==> flow/design.v <==
`timescale 1ns / 1ps
module fifo (
    input  logic       clk,
    input  logic       rst,
    input  logic       wr,
    input  logic       rd,
    input  logic [7:0] wdata,
    output logic [7:0] rdata,
    output logic       full,
    output logic       empty
);
    logic [2:0] waddr, raddr;
    logic wr_en;
    assign wr_en = wr & ~full;
    register_file U_REG_FILE (
        .*,
        .wr(wr_en)
    );
    fifo_control_unit U_FIFO_CU (.*);
endmodule
module register_file #(
    parameter DEPTH = 8,
    AWIDTH = 3
) (
    input  logic               clk,
    input  logic               wr,
    input  logic [AWIDTH -1:0] waddr,
    input  logic [AWIDTH -1:0] raddr,
    input  logic [  DEPTH-1:0] wdata,
    output logic [  DEPTH-1:0] rdata
);
    logic [7:0] ram[0:DEPTH - 1];
    assign rdata = ram[raddr];
    always_ff @(posedge clk) begin
        if (wr) begin
            ram[waddr] <= wdata;
        end
    end
endmodule
module fifo_control_unit #(
    parameter AWIDTH = 3
) (
    input  logic              clk,
    input  logic              rst,
    input  logic              wr,
    input  logic              rd,
    output logic [AWIDTH-1:0] waddr,
    output logic [AWIDTH-1:0] raddr,
    output logic              full,
    output logic              empty
);
    logic [AWIDTH-1:0] waddr_reg, waddr_next;
    logic [AWIDTH-1:0] raddr_reg, raddr_next;
    logic full_reg, full_next;
    logic empty_reg, empty_next;
    assign waddr = waddr_reg;
    assign raddr = raddr_reg;
    assign full  = full_reg;
    assign empty = empty_reg;
    always_ff @(posedge clk, posedge rst) begin
        if (rst) begin
            waddr_reg <= 0;
            raddr_reg <= 0;
            full_reg  <= 0;
            empty_reg <= 1'b1;
        end else begin
            waddr_reg <= waddr_next;
            raddr_reg <= raddr_next;
            full_reg  <= full_next;
            empty_reg <= empty_next;
        end
    end
    always_comb begin
        waddr_next = waddr_reg;
        raddr_next = raddr_reg;
        full_next  = full_reg;
        empty_next = empty_reg;
        case ({
            wr, rd
        })
            2'b01: begin
                if (!empty_reg) begin
                    raddr_next = raddr_reg + 1;
                    full_next  = 1'b0;
                    if (waddr_reg == raddr_next) begin
                        empty_next = 1'b1;
                    end
                end
            end
            2'b10: begin
                if (!full_reg) begin
                    waddr_next = waddr_reg + 1;
                    empty_next = 1'b0;
                    if (raddr_reg == waddr_next) begin
                        full_next = 1'b1;
                    end
                end
            end
            2'b11: begin
                if (full_reg) begin
                    raddr_next = raddr_reg + 1;
                    full_next  = 1'b0;
                end else if (empty_reg) begin
                    waddr_next = waddr_reg + 1;
                    empty_next = 1'b0;
                end else begin
                    raddr_next = raddr_reg + 1;
                    waddr_next = waddr_reg + 1;
                end
            end
        endcase
    end
endmodule
# ---- From RTL to reports: fifo
# What the tools print for fifo, step after step.
# Line numbers count from 1 in the design file above.
# Operators: Yosys type, input widths -> output width; for muxes data width and select width s.
# A cell with - has no value.
dict set report setup {
  top_module {fifo}
  clock_port {clk}
  library {sky130hd}
  corner {tt_025C_1v80}
}

# ---- Word-level counts
# Yosys after proc, flatten, opt, wreduce and memory -nomap, before mapping. Memory bits, and registers merged into a memory's read port (data or address), are not among the register bits. Print and check cells are not counted.
# Memory sizes are those after Yosys's memory passes, which may raise the word count (mostly to a power of two), join words into wider ones and drop unused or constant bits.
dict set report classes {
  n_addsub 2
  equal 7
  n_mux 16
  logic 2
  reduce_logical 7
}
# operator count
set op_table {}
lappend op_table {{$mux 3} 5}
lappend op_table {{$mux 8} 1}
lappend op_table {{$mux 1} 7}
lappend op_table {{$reduce_and 2->1} 3}
lappend op_table {{$add 3x1->3 const B} 2}
lappend op_table {{$eq 3x3->1} 2}
lappend op_table {{$pmux 3 s2} 1}
lappend op_table {{$eq 2x2->1 const B} 2}
lappend op_table {{$ne 2x2->1 const B} 2}
lappend op_table {{$reduce_bool 2->1} 2}
lappend op_table {{$reduce_bool 3->1} 1}
lappend op_table {{$pmux 1 s3} 1}
lappend op_table {{$eq 2x1->1 const B} 1}
lappend op_table {{$reduce_or 2->1} 1}
lappend op_table {{$pmux 1 s2} 1}
lappend op_table {{$and 1x1->1} 1}
lappend op_table {{$not 1->1} 1}
dict set report bits {
  ff_bits 8
  ram_bits 64
  n_memories 1
  wordCells 39
}
# memory size width read_ports write_ports line_no
set mem_list {}
lappend mem_list {U_REG_FILE.ram 8 8 1 1 32} ;# logic [7:0] ram[0:DEPTH - 1];

# ---- Longest topological paths
# Yosys ltp: most cells in a row. Word level: on the elaborated netlist, between registers, memories and ports. Mapped: between sequential cells and ports; inverters and the memories' decode and read muxes count.
dict set report logic_depth {
  ltp_word 5
  abc_area 0
  depth_mapped 4
  depth_no_buf 4
}

# ---- Netlist
# Source: synth_stat.txt of the flow (Yosys; design flattened, memories mapped). It holds for the ABC_AREA given above (unset counts as 0); a run with the other value may have another netlist.
# Totals and module areas in this step are rounded.
# cell count type_area_um2
set types {}
lappend types {sky130_fd_sc_hd__edfxtp_1 64 1.92E+03}
lappend types {sky130_fd_sc_hd__mux4_1 16 420.403}
lappend types {sky130_fd_sc_hd__dfrtp_1 7 175.168}
lappend types {sky130_fd_sc_hd__mux2_2 10 112.608}
lappend types {sky130_fd_sc_hd__xnor2_1 5 43.792}
lappend types {sky130_fd_sc_hd__xor2_1 5 43.792}
lappend types {sky130_fd_sc_hd__dfstp_2 1 26.275}
lappend types {sky130_fd_sc_hd__ha_1 2 25.024}
lappend types {sky130_fd_sc_hd__nor2_1 6 22.522}
lappend types {sky130_fd_sc_hd__buf_12 1 20.019}
lappend types {sky130_fd_sc_hd__nand2b_1 3 18.768}
lappend types {sky130_fd_sc_hd__buf_2 3 15.014}
lappend types {sky130_fd_sc_hd__nand2_1 4 15.014}
lappend types {sky130_fd_sc_hd__buf_6 1 11.261}
lappend types {sky130_fd_sc_hd__a21bo_2 1 10.01}
lappend types {sky130_fd_sc_hd__nor3_1 2 10.01}
lappend types {sky130_fd_sc_hd__or4b_1 1 10.01}
lappend types {sky130_fd_sc_hd__a22o_1 1 8.758}
# Other cell types: 7; their cells: 8.
dict set report synth_totals {
  mapped_cells 141
  yosys_area_um2 2950
  flip_flops 72
  n_buf 6
}
# The figures by module come from a second, unflattened synthesis with its own total; it is not the netlist above.
dict set report unflattened {
  hier_cells 144
  area_unflattened_um2 2960
}
# Rows give one instance, submodules left out.
# mod instances n_cells mod_area_um2
set by_module {}
lappend by_module {register_file 1 106 2530}
lappend by_module {fifo_control_unit 1 37 418}
lappend by_module {fifo 1 1 13.8}

# ---- Path before layout
# Path of least setup slack by OpenSTA after synthesis, without wires, with an ideal clock, recovery checks aside; 20% of the period is set as input and as output delay. Where synthesis merged equal registers, the netlist keeps one of their names.
dict set report synth_path {
  path_type {reg2reg}
  from {register U_FIFO_CU.full_reg}
  to {memory U_REG_FILE.ram[0][0]}
  clock_period_ns 2.02
  arrival_time_ns 1.504
  t_required_ns 1.637
  setup_slack_ns 0.133
  path_delay_ns 1.887
  stages 4
  n_path_buf 0
  synth_period_reached_ns 1.887
}
# "path_delay_ns" is the arrival time less input delay plus setup time.
# "stages" counts driving pins, that of a launching flip-flop among them; a cell with two outputs on the path counts twice.
# "synth_period_reached_ns" = period - worst setup slack (recovery checks aside). The figure is calculated, with input and output delays left at 20% of the set period.
# Between the ends stands the longest chain of elaborated cells between them, by number of cells; it is not shown to be the way that was timed. Of several equally long chains one is given.
# Each line given opens the expression or statement behind the cell; cells for indexed reads and writes are added by Yosys, which also makes memories of some case tables.
# The path ends at the enable pin of a flip-flop; only ways to that pin are counted.
dict set report synth_between {
  cell_sequence {sky130_fd_sc_hd__dfrtp_1 > sky130_fd_sc_hd__nor2b_1 > sky130_fd_sc_hd__nand2b_1 > sky130_fd_sc_hd__nor3_1}
  elab_chain_len 3
  cells_between 4
  lines_between 2
  classes_between {2 x mux; 2 x logic}
}
# element line_no
set synth_lines {}
lappend synth_lines {{from (decl)} 54} ;# logic full_reg, full_next;
lappend synth_lines {{from (assign)} 64} ;# full_reg  <= 0;
lappend synth_lines {{from (assign)} 69} ;# full_reg  <= full_next;
lappend synth_lines {{$not 1->1} 14} ;# assign wr_en = wr & ~full;
lappend synth_lines {{$and 1x1->1} 14}
lappend synth_lines {{$mux 3} 35} ;# if (wr) begin
lappend synth_lines {{to (decl)} 32} ;# logic [7:0] ram[0:DEPTH - 1];

# ---- Path in the finished layout
# Path of least setup slack in the final report of flow run 1 (OpenROAD, finished layout, wires in). Where an end is a register, its clock arrival counts in the times.
dict set report layout_path {
  path_type {reg2out}
  from {register U_FIFO_CU.raddr_reg[0]}
  to {output port rdata[3]}
  clock_period_ns 3.16
  output_delay_ns 0.63
  arrival_time_ns 2.42
  t_required_ns 2.53
  setup_slack_ns 0.10
  stages 6
  n_path_buf 3
}
# Between the ends stands the longest chain of elaborated cells between them, by number of cells; it is not shown to be the way that was timed. Of several equally long chains one is given.
# The chain passes a memory read, where the word-level depth is cut; so it can be longer than that depth.
dict set report layout_between {
  cell_sequence {sky130_fd_sc_hd__dfrtp_1 > sky130_fd_sc_hd__buf_8 > sky130_fd_sc_hd__buf_12 > sky130_fd_sc_hd__mux4_1 > sky130_fd_sc_hd__mux2_2 > sky130_fd_sc_hd__clkdlybuf4s50_1}
  elab_chain_len 1
  cells_between 1
  lines_between 1
  classes_between {1 x memory}
}
# element line_no
set layout_lines {}
lappend layout_lines {{from (decl)} 53} ;# logic [AWIDTH-1:0] raddr_reg, raddr_next;
lappend layout_lines {{from (assign)} 63} ;# raddr_reg <= 0;
lappend layout_lines {{from (assign)} 68} ;# raddr_reg <= raddr_next;
lappend layout_lines {{$mem_v2 8x8} 32} ;# logic [7:0] ram[0:DEPTH - 1];
lappend layout_lines {{to (decl)} 8} ;# output logic [7:0] rdata,

; fifo through Yosys and OpenROAD on sky130hd: 2 stored runs, unordered, with their settings and measured results. The constraints put input and output delay at 20% of the set period each and load the outputs with 0.01 pF.
; "achieved_period_ns" means the clock period less the worst setup slack. The figure is calculated, with input and output delays left at 20% of the set period.
; "worstPathTime_ns": the worst setup path's part of the clock period (all of it between registers, 20% less for each end at a port) less its slack. A launch clock that arrives late makes it longer, a capture clock that arrives late makes it shorter.
; "design_power_uw": no workload was simulated; the value follows from the tool's default switching activity.
; The measured numbers are rounded.

[flow run 1: settings]
period_ns = 3.16
CORE_UTILIZATION = 28
PLACE_DENSITY_LB_ADDON = 0.27
CELL_PAD_IN_SITES_GLOBAL_PLACEMENT = 0
CELL_PAD_IN_SITES_DETAIL_PLACEMENT = 2
TNS_END_PERCENT = 25
ABC_AREA = 0
GPL_TIMING_DRIVEN = 0
GPL_ROUTABILITY_DRIVEN = 0
CTS_CLUSTER_SIZE = 69
MIN_ROUTING_LAYER = met2
CAP_MARGIN = 20
CORE_MARGIN = 2
SLEW_MARGIN = 20
[flow run 1: results]
die_um2 = 11400
finish.utilization_frac = 0.344
post_synth_area_um2 = 2950
design_power_uw = 3220
achieved_period_ns = 3.056
finish.stdcell_area_um2 = 3540
worstPathTime_ns = 2.42
timing.worst_path_kind = reg2out
setup_tns_ns = 0.000
fin_ws_ns = 0.104

[flow run 2: settings]
period_ns = 1.92
CORE_UTILIZATION = 35
PLACE_DENSITY_LB_ADDON = 0.27
TNS_END_PERCENT = 25
GPL_ROUTABILITY_DRIVEN = 1
CAP_MARGIN = 20
CORE_MARGIN = 2
SLEW_MARGIN = 20
[flow run 2: results]
worstPathTime_ns = 1.83
timing.worst_path_kind = reg2out
design_power_uw = 5660
finish.utilization_frac = 0.442
achieved_period_ns = 2.215
fin_ws_ns = -0.295
die_um2 = 9190
post_synth_area_um2 = 2950
finish.stdcell_area_um2 = 3630
setup_tns_ns = -2.18
