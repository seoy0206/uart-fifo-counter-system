==> flow/design.v <==
`timescale 1ns / 1ps
module uart (
    input clk,
    input rst,
    input tx_start,
    input [7:0] tx_data,
    output tx,
    input rx,
    output [7:0] rx_data,
    output rx_done
);
    wire w_b_tick;
    uart_rx U_UART_RX (
        .clk(clk),
        .rst(rst),
        .rx(rx),
        .rx_data(rx_data),
        .b_tick(w_b_tick),
        .rx_done(rx_done)
    );
    uart_tx U_UART_TX (
        .clk(clk),
        .rst(rst),
        .tx_start(tx_start),
        .tx_data(tx_data),
        .b_tick(w_b_tick),
        .tx(tx)
    );
    baudrate_tick_gen U_TICK_GEN (
        .clk(clk),
        .rst(rst),
        .o_b_tick(w_b_tick)
    );
endmodule
module uart_rx (
    input clk,
    input rst,
    input rx,
    input b_tick,
    output [7:0] rx_data,
    output rx_done
);
    localparam [1:0] IDLE = 0, START = 1, DATA = 2, STOP = 3;
    reg [1:0] c_state, n_state;
    reg [3:0] b_tick_reg, b_tick_next;
    reg [2:0] bit_cnt_reg, bit_cnt_next;
    reg [7:0] rx_data_reg, rx_data_next;
    reg rx_done_reg, rx_done_next;
    assign rx_data = rx_data_reg;
    assign rx_done = rx_done_reg;
    always @(posedge clk, posedge rst) begin
        if (rst) begin
            c_state <= IDLE;
            b_tick_reg <= 0;
            bit_cnt_reg <= 0;
            rx_data_reg <= 0;
            rx_done_reg <= 0;
        end else begin
            c_state <= n_state;
            b_tick_reg <= b_tick_next;
            bit_cnt_reg <= bit_cnt_next;
            rx_data_reg <= rx_data_next;
            rx_done_reg <= rx_done_next;
        end
    end
    always @(*) begin
        n_state = c_state;
        b_tick_next = b_tick_reg;
        bit_cnt_next = bit_cnt_reg;
        rx_data_next = rx_data_reg;
        rx_done_next = rx_done_reg;
        case (c_state)
            IDLE: begin
                rx_done_next = 1'b0;
                if (~rx) begin
                    b_tick_next = 0;
                    n_state = START;
                end
            end
            START: begin
                if (b_tick) begin
                    if (b_tick_reg == 7) begin
                        b_tick_next = 0;
                        n_state = DATA;
                    end else begin
                        b_tick_next = b_tick_reg + 1;   
                    end
                end
            end
            DATA: begin
                if (b_tick) begin
                    if (b_tick_reg == 15) begin
                        b_tick_next  = 0;
                        rx_data_next = {rx, rx_data_reg[7:1]};
                        if (bit_cnt_next == 7) begin
                            bit_cnt_next = 0;
                            n_state = STOP;
                        end else begin
                            bit_cnt_next = bit_cnt_reg + 1;   
                        end
                    end else begin
                        b_tick_next = b_tick_reg + 1;   
                    end
                end
            end
            STOP: begin
                if (b_tick) begin
                    if (b_tick_reg == 15) begin
                        rx_done_next = 1'b1;
                        n_state = IDLE;
                    end else begin
                        b_tick_next = b_tick_reg + 1;
                    end
                end
            end
        endcase
    end
endmodule
module uart_tx (
    input clk,
    input rst,
    input tx_start,
    input b_tick,
    input [7:0] tx_data,
    output tx
);
    localparam [1:0] IDLE = 0, TX_START = 1, TX_DATA = 2, TX_STOP = 3;
    reg [1:0] state_reg, state_next;
    reg tx_reg, tx_next;
    reg [7:0] data_buf_reg, data_buf_next;
    reg [3:0] b_tick_cnt_reg, b_tick_cnt_next;
    reg [2:0] bit_cnt_reg, bit_cnt_next;
    assign tx      = tx_reg;
    always @(posedge clk, posedge rst) begin
        if (rst) begin
            state_reg     <= IDLE;
            tx_reg         <= 0;
            data_buf_reg   <= 0;
            b_tick_cnt_reg <= 0;
            bit_cnt_reg    <= 0;
        end else begin
            state_reg      <= state_next;
            tx_reg         <= tx_next;
            data_buf_reg   <= data_buf_next;
            b_tick_cnt_reg <= b_tick_cnt_next;
            bit_cnt_reg    <= bit_cnt_next;
        end
    end
    always @(*) begin
        state_next      = state_reg;
        tx_next         = tx_reg;
        data_buf_next   = data_buf_reg;
        b_tick_cnt_next = b_tick_cnt_reg;
        bit_cnt_next    = bit_cnt_reg;
        case (state_reg)
            IDLE: begin
                tx_next = 1;
                if (tx_start) begin
                    b_tick_cnt_next = 0;
                    data_buf_next = tx_data;
                    state_next = TX_START;
                end
            end
            TX_START: begin
                tx_next = 1'b0;
                if (b_tick) begin
                    if (b_tick_cnt_next == 15) begin
                        state_next = TX_DATA;
                        b_tick_cnt_next = 0;
                        bit_cnt_next    = 0;
                    end else begin
                        b_tick_cnt_next = b_tick_cnt_reg + 1;
                    end
                end
            end
            TX_DATA: begin
                tx_next = data_buf_reg[0];   
                if (b_tick) begin
                    if (b_tick_cnt_reg == 15) begin
                        if (bit_cnt_reg == 7) begin
                            b_tick_cnt_next = 0;
                            bit_cnt_next = 0;
                            state_next = TX_STOP;
                        end else begin
                            b_tick_cnt_next = 0;
                            bit_cnt_next    = bit_cnt_reg + 1;
                            data_buf_next   = data_buf_reg >> 1;   
                        end
                    end else begin
                        b_tick_cnt_next = b_tick_cnt_reg + 1;
                    end
                end
            end
            TX_STOP: begin
                tx_next = 1;
                if (b_tick) begin
                    if (b_tick_cnt_reg == 15) begin
                        state_next = IDLE;
                    end else begin
                        b_tick_cnt_next = b_tick_cnt_reg + 1;
                    end
                end
            end
            default: state_next = state_reg;
        endcase
    end
endmodule
module baudrate_tick_gen (
    input  clk,
    input  rst,
    output o_b_tick
);
    parameter BAUD = 9600;
    parameter BAUD_TICK_COUNT = (100_000_000 / (9600 * 16)) - 1;
    reg [$clog2(BAUD_TICK_COUNT)-1:0] counter_reg;
    reg b_tick_reg;
    assign o_b_tick = b_tick_reg;
    always @(posedge clk, posedge rst) begin
        if (rst) begin
            counter_reg <= 0;
            b_tick_reg  <= 0;
        end else begin
            if (counter_reg == BAUD_TICK_COUNT) begin
                counter_reg <= 0;
                b_tick_reg  <= 1'b1;
            end else begin
                counter_reg <= counter_reg + 1;
                b_tick_reg  <= 1'b0;
            end
        end
    end
endmodule
Tool chain data of uart
What the tools print for uart, step after step.
Lines are those of the file above, counted from 1.
Operators carry their Yosys type and port widths (W data, S select, Z words).
Library cell names are shortened.
A cell with -- has no value.
- design top: uart
- clock port: clk
- library: sky130hd
- corner: tt_025C_1v80

After elaboration
Counts by Yosys on the flattened word-level netlist (proc, flatten, opt, wreduce; memories kept). Register bits leave out memories and registers merged into their read ports (data or address). Print and check cells are left out. Cells with the same type and inputs are merged into one.
- bits of input ports: 12
- noted bits in registers: 47
- noted output and inout bits: 10
- elaborated cells at 124
- reductions and logical operators: 15
- bitwise logic cells at 4
- noted add/subtract/negate cells: 5
- eq/ne operators: 32
- mux-type cells: 56
- operator list (operator ; number):
    $mux W8 ; 7
    $mux W4 ; 12
    $mux W2 ; 16
    $ne A2 B1 Y1 const B ; 15
    $mux W3 ; 9
    $reduce_and A8 Y1 ; 2
    $pmux W8 S2 ; 1
    $pmux W4 S4 ; 1
    $pmux W2 S4 ; 2
    $reduce_and A5 Y1 ; 3
    $pmux W4 S3 ; 1
    $add A10 B1 Y10 const B ; 1
    $eq A10 B10 Y1 const B ; 1
    $ne A2 B2 Y1 const B ; 5
    $mux W10 ; 1
    $eq A2 B2 Y1 const B ; 4
    $reduce_or A2 Y1 ; 4
    $add A4 B1 Y4 const B ; 2
    $eq A4 B4 Y1 const B ; 2
    $add A3 B1 Y3 const B ; 2
    $eq A3 B3 Y1 const B ; 2
    $reduce_and A3 Y1 ; 2
    $pmux W3 S2 ; 1
    $not A1 Y1 ; 4
    $eq A2 B1 Y1 const B ; 2
    $logic_not A2 Y1 ; 2
    $eq A4 B3 Y1 const B ; 1
    $reduce_and A4 Y1 ; 1
Not listed: further kinds 4, cells in them 6.

Logic depth
Longest topological path by Yosys (ltp), each cell counted once; first at word level (registers and memories cut), then after technology mapping (sequential cells cut; the memories' decode and read muxes count).
- word-level depth: 5
- ABC_AREA: 0
- noted depth in mapped cells: 6
- gate-level depth less buffers at 6

Synthesis result
Yosys stat after the flow's synthesis: flattened, memories mapped to cells. It holds for the ABC_AREA given above (unset counts as 0); a run with the other value may have another netlist.
The area totals of this step are shown rounded.
- noted synthesis area: 2440 sq um
- flip-flop cells at 51
- area of sequential cells at 1280 sq um
- buffer cells: 8
- noted standard cells after synthesis: 218
- cell types (type ; number ; area in all (sq um)):
    dfrtp_1 ; 49 ; 1.23E+03
    mux2_2 ; 11 ; 123.869
    ha_1 ; 8 ; 100.096
    mux2i_1 ; 9 ; 90.086
    nand2_1 ; 21 ; 78.826
    a21oi_1 ; 14 ; 70.067
    o21ai_0 ; 14 ; 70.067
    dfstp_2 ; 2 ; 52.55
    nand3_1 ; 10 ; 50.048
    nor2_1 ; 12 ; 45.043
    a31oi_1 ; 7 ; 43.792
    nand4_4 ; 2 ; 42.541
    xnor2_1 ; 4 ; 35.034
    xor2_1 ; 4 ; 35.034
    inv_1 ; 8 ; 30.029
    a2111oi_4 ; 1 ; 27.526
    nand4_1 ; 3 ; 18.768
    a41oi_1 ; 2 ; 17.517
Not listed: further types 26, cells in them 37.
By module: a second synthesis without flattening, with its own total; a netlist apart from the flattened one above.
- cells (unflattened synthesis): 229
- area total of the unflattened synthesis at 2640 sq um
Each row is one instance without its submodules.
- by module (module ; instances ; seq. area (sq um) ; area (sq um) ; cells):
    uart_tx ; 1 ; 502 ; 1090 ; 98
    uart_rx ; 1 ; 502 ; 1000 ; 83
    baudrate_tick_gen ; 1 ; 275 ; 553 ; 48
    uart ; 1 ; 0.0 ; 0.0 ; 0

Path before layout
Source: OpenSTA report_checks on the synthesized netlist (no wires, ideal clock, input and output delay 20% of the period each), path of least setup slack; recovery checks are left aside. Register names are those of the netlist, which keeps one name where synthesis merged equal registers.
- kind: register to register
- start point: register U_UART_RX.b_tick_reg[0]
- end point: register U_UART_RX.bit_cnt_reg[1]
- noted time at the first pin: 0.000 ns
- stages on the path at 6
- setup time: 0.125 ns
- clock period: 2.24 ns
- slack at 0.387 ns
- noted delay of the path: 1.853 ns
- buffers on the path at 1
- arrival at 1.728 ns
- noted data required time: 2.115 ns
- noted synthesis period reached: 1.853 ns
"delay of the path" is the arrival time less input delay plus setup time.
"stages on the path" counts driving pins, that of a launching flip-flop among them; a cell with two outputs on the path counts twice.
"synthesis period reached" is the clock period less the worst setup slack; recovery checks do not enter. This is arithmetic on one report: input and output delays are still those of the set period (20% each).
The rows between start and end are the longest chain of elaborated cells between them; the timing report does not say that the signal goes this way. Where chains are equally long, one stands for them.
A line is the first line of the expression or statement that the cell stems from. Yosys adds cells for indexed reads and writes and turns some case tables into memories.
- path through: dfrtp_1 -> ha_1 -> nand4_4 -> a2111oi_4 -> buf_6 -> mux2_2
- cells in the longest elaborated chain at 4
- elaborated cells on any way between the ends at 6
- classes of those cells: 2 x eq/ne; 3 x mux; 1 x reduce/logical
- RTL lines, path after synthesis (element ; line ; text):
    start, declared ; 45 ; reg [3:0] b_tick_reg, b_tick_next;
    start, assigned ; 54 ; b_tick_reg <= 0;
    start, assigned ; 60 ; b_tick_reg <= b_tick_next;
    $eq A4 B4 Y1 ; 92 ; if (b_tick_reg == 15) begin
    $mux W3 ; 92 ;
    $mux W3 ; 91 ; if (b_tick) begin
    $mux W3 ; 72 ; case (c_state)
    end, assigned ; 55 ; bit_cnt_reg <= 0;
    end, assigned ; 61 ; bit_cnt_reg <= bit_cnt_next;
    end, declared ; 46 ; reg [2:0] bit_cnt_reg, bit_cnt_next;

Timing after layout
From the final timing report of job 1: the path of least setup slack in the routed layout; clock arrival at registers is part of the times.
- kind: register to register
- start point: register U_UART_RX.b_tick_reg[0]
- end point: register U_UART_RX.rx_data_reg[3]
- slack at 0.63 ns
- buffers on the path at 0
- clock period: 2.91 ns
- setup time: 0.11 ns
- arrival at 2.47 ns
- noted data required time: 3.10 ns
- stages on the path at 5
- noted time at the first pin: 0.30 ns
The rows between start and end are the longest chain of elaborated cells between them; the timing report does not say that the signal goes this way. Where chains are equally long, one stands for them.
- path through: dfrtp_1 -> ha_1 -> nand4_4 -> a2111oi_4 -> mux2_2
- cells in the longest elaborated chain at 4
- elaborated cells on any way between the ends at 6
- classes of those cells: 2 x eq/ne; 3 x mux; 1 x reduce/logical
- RTL lines, path post-layout (element ; line ; text):
    start, declared ; 45 ; reg [3:0] b_tick_reg, b_tick_next;
    start, assigned ; 54 ; b_tick_reg <= 0;
    start, assigned ; 60 ; b_tick_reg <= b_tick_next;
    $eq A4 B4 Y1 ; 92 ; if (b_tick_reg == 15) begin
    $mux W8 ; 92 ;
    $mux W8 ; 91 ; if (b_tick) begin
    $mux W8 ; 72 ; case (c_state)
    end, assigned ; 56 ; rx_data_reg <= 0;
    end, assigned ; 62 ; rx_data_reg <= rx_data_next;
    end, declared ; 47 ; reg [7:0] rx_data_reg, rx_data_next;

Subject: flow runs of uart

Hi,

Design uart on sky130hd. What follows are 2 stored runs of the flow, each under its own settings; their order means nothing. The constraints put input and output delay at 20% of the set period each and load the outputs with 0.01 pF.
By "reached clock period" is meant the clock period of the run minus its worst setup slack. This is arithmetic on one report: input and output delays are still those of the set period (20% each).
"time on the worst setup path" = time allowed to the worst setup path (clock period - input delay - output delay, where it has them) - its slack; a late launch clock adds to it, a late capture clock takes from it.
"power" is the tool's figure for a default switching activity; nothing was simulated.
The results are shown rounded.

Job 1

==> flow/run.sh <==
#!/bin/bash
# the make line also repeats the synthesis and layout settings of config.mk as NAME=value (left out here)
make -C /OpenROAD-flow-scripts/flow DESIGN_CONFIG=/design/flow/config.mk WORK_HOME=/design/flow/orfs CLKGATE_MAP_FILE= finish
==> flow/config.mk <==
export PLATFORM = sky130hd
export DESIGN_NAME = uart
export DESIGN_NICKNAME = uart
export VERILOG_FILES = /design/flow/design.v
export SDC_FILE = /design/flow/constraint.sdc
export NUM_CORES = 4
export LEC_CHECK = 0
export ABC_AREA = 0
export CAP_MARGIN = 20
export CELL_PAD_IN_SITES_GLOBAL_PLACEMENT = 3
export CORE_MARGIN = 9
export CORE_UTILIZATION = 46
export CTS_CLUSTER_SIZE = 91
export GPL_ROUTABILITY_DRIVEN = 0
export GPL_TIMING_DRIVEN = 1
export MIN_ROUTING_LAYER = met1
export PLACE_DENSITY_LB_ADDON = 0.06
export SLEW_MARGIN = 20
==> flow/constraint.sdc <==
create_clock -name core_clock -period 2.91 [get_ports {clk}]
set_input_delay 0.5820 -clock core_clock [delete_from_list [all_inputs] [get_ports {clk}]]
set_output_delay 0.5820 -clock core_clock [all_outputs]
set_load 0.01 [all_outputs]

Measured in job 1:
- setup total negative slack: 0.000 ns
- reached clock period: 2.276 ns
- standard-cell area after routing: 2,860 sq um
- noted the synthesis area: 2,440 sq um
- lowest setup slack: 0.634 ns
- noted the die size: 8,250 sq um
- power: 1,320 uW
- noted the time on the worst setup path: 2.28 ns
- worst path kind: register to register
- noted the worst hold slack: 0.492 ns
- noted the utilization after layout: 55.9 %

Job 2

==> flow/run.sh <==
#!/bin/bash
# the make line also repeats the synthesis and layout settings of config.mk as NAME=value (left out here)
make -C /OpenROAD-flow-scripts/flow DESIGN_CONFIG=/design/flow/config.mk WORK_HOME=/design/flow/orfs CLKGATE_MAP_FILE= finish
==> flow/config.mk <==
export PLATFORM = sky130hd
export DESIGN_NAME = uart
export DESIGN_NICKNAME = uart
export VERILOG_FILES = /design/flow/design.v
export SDC_FILE = /design/flow/constraint.sdc
export NUM_CORES = 4
export LEC_CHECK = 0
export ABC_AREA = 1
export CAP_MARGIN = 20
export CORE_MARGIN = 2
export CORE_UTILIZATION = 56
export GPL_TIMING_DRIVEN = 0
export PLACE_DENSITY = 0.44
export SETUP_SLACK_MARGIN = 0.13
export SLEW_MARGIN = 20
export TNS_END_PERCENT = 70
==> flow/constraint.sdc <==
create_clock -name core_clock -period 1.25 [get_ports {clk}]
set_input_delay 0.2500 -clock core_clock [delete_from_list [all_inputs] [get_ports {clk}]]
set_output_delay 0.2500 -clock core_clock [all_outputs]
set_load 0.01 [all_outputs]

Measured in job 2:
- setup total negative slack: -2.01 ns
- reached clock period: 1.359 ns
- standard-cell area after routing: 3,360 sq um
- noted the synthesis area: 2,580 sq um
- lowest setup slack: -0.109 ns
- noted the die size: 5,170 sq um
- power: 2,660 uW
- noted the time on the worst setup path: 1.36 ns
- worst path kind: register to register
- noted the worst hold slack: 0.467 ns
- noted the utilization after layout: 76.5 %

Regards
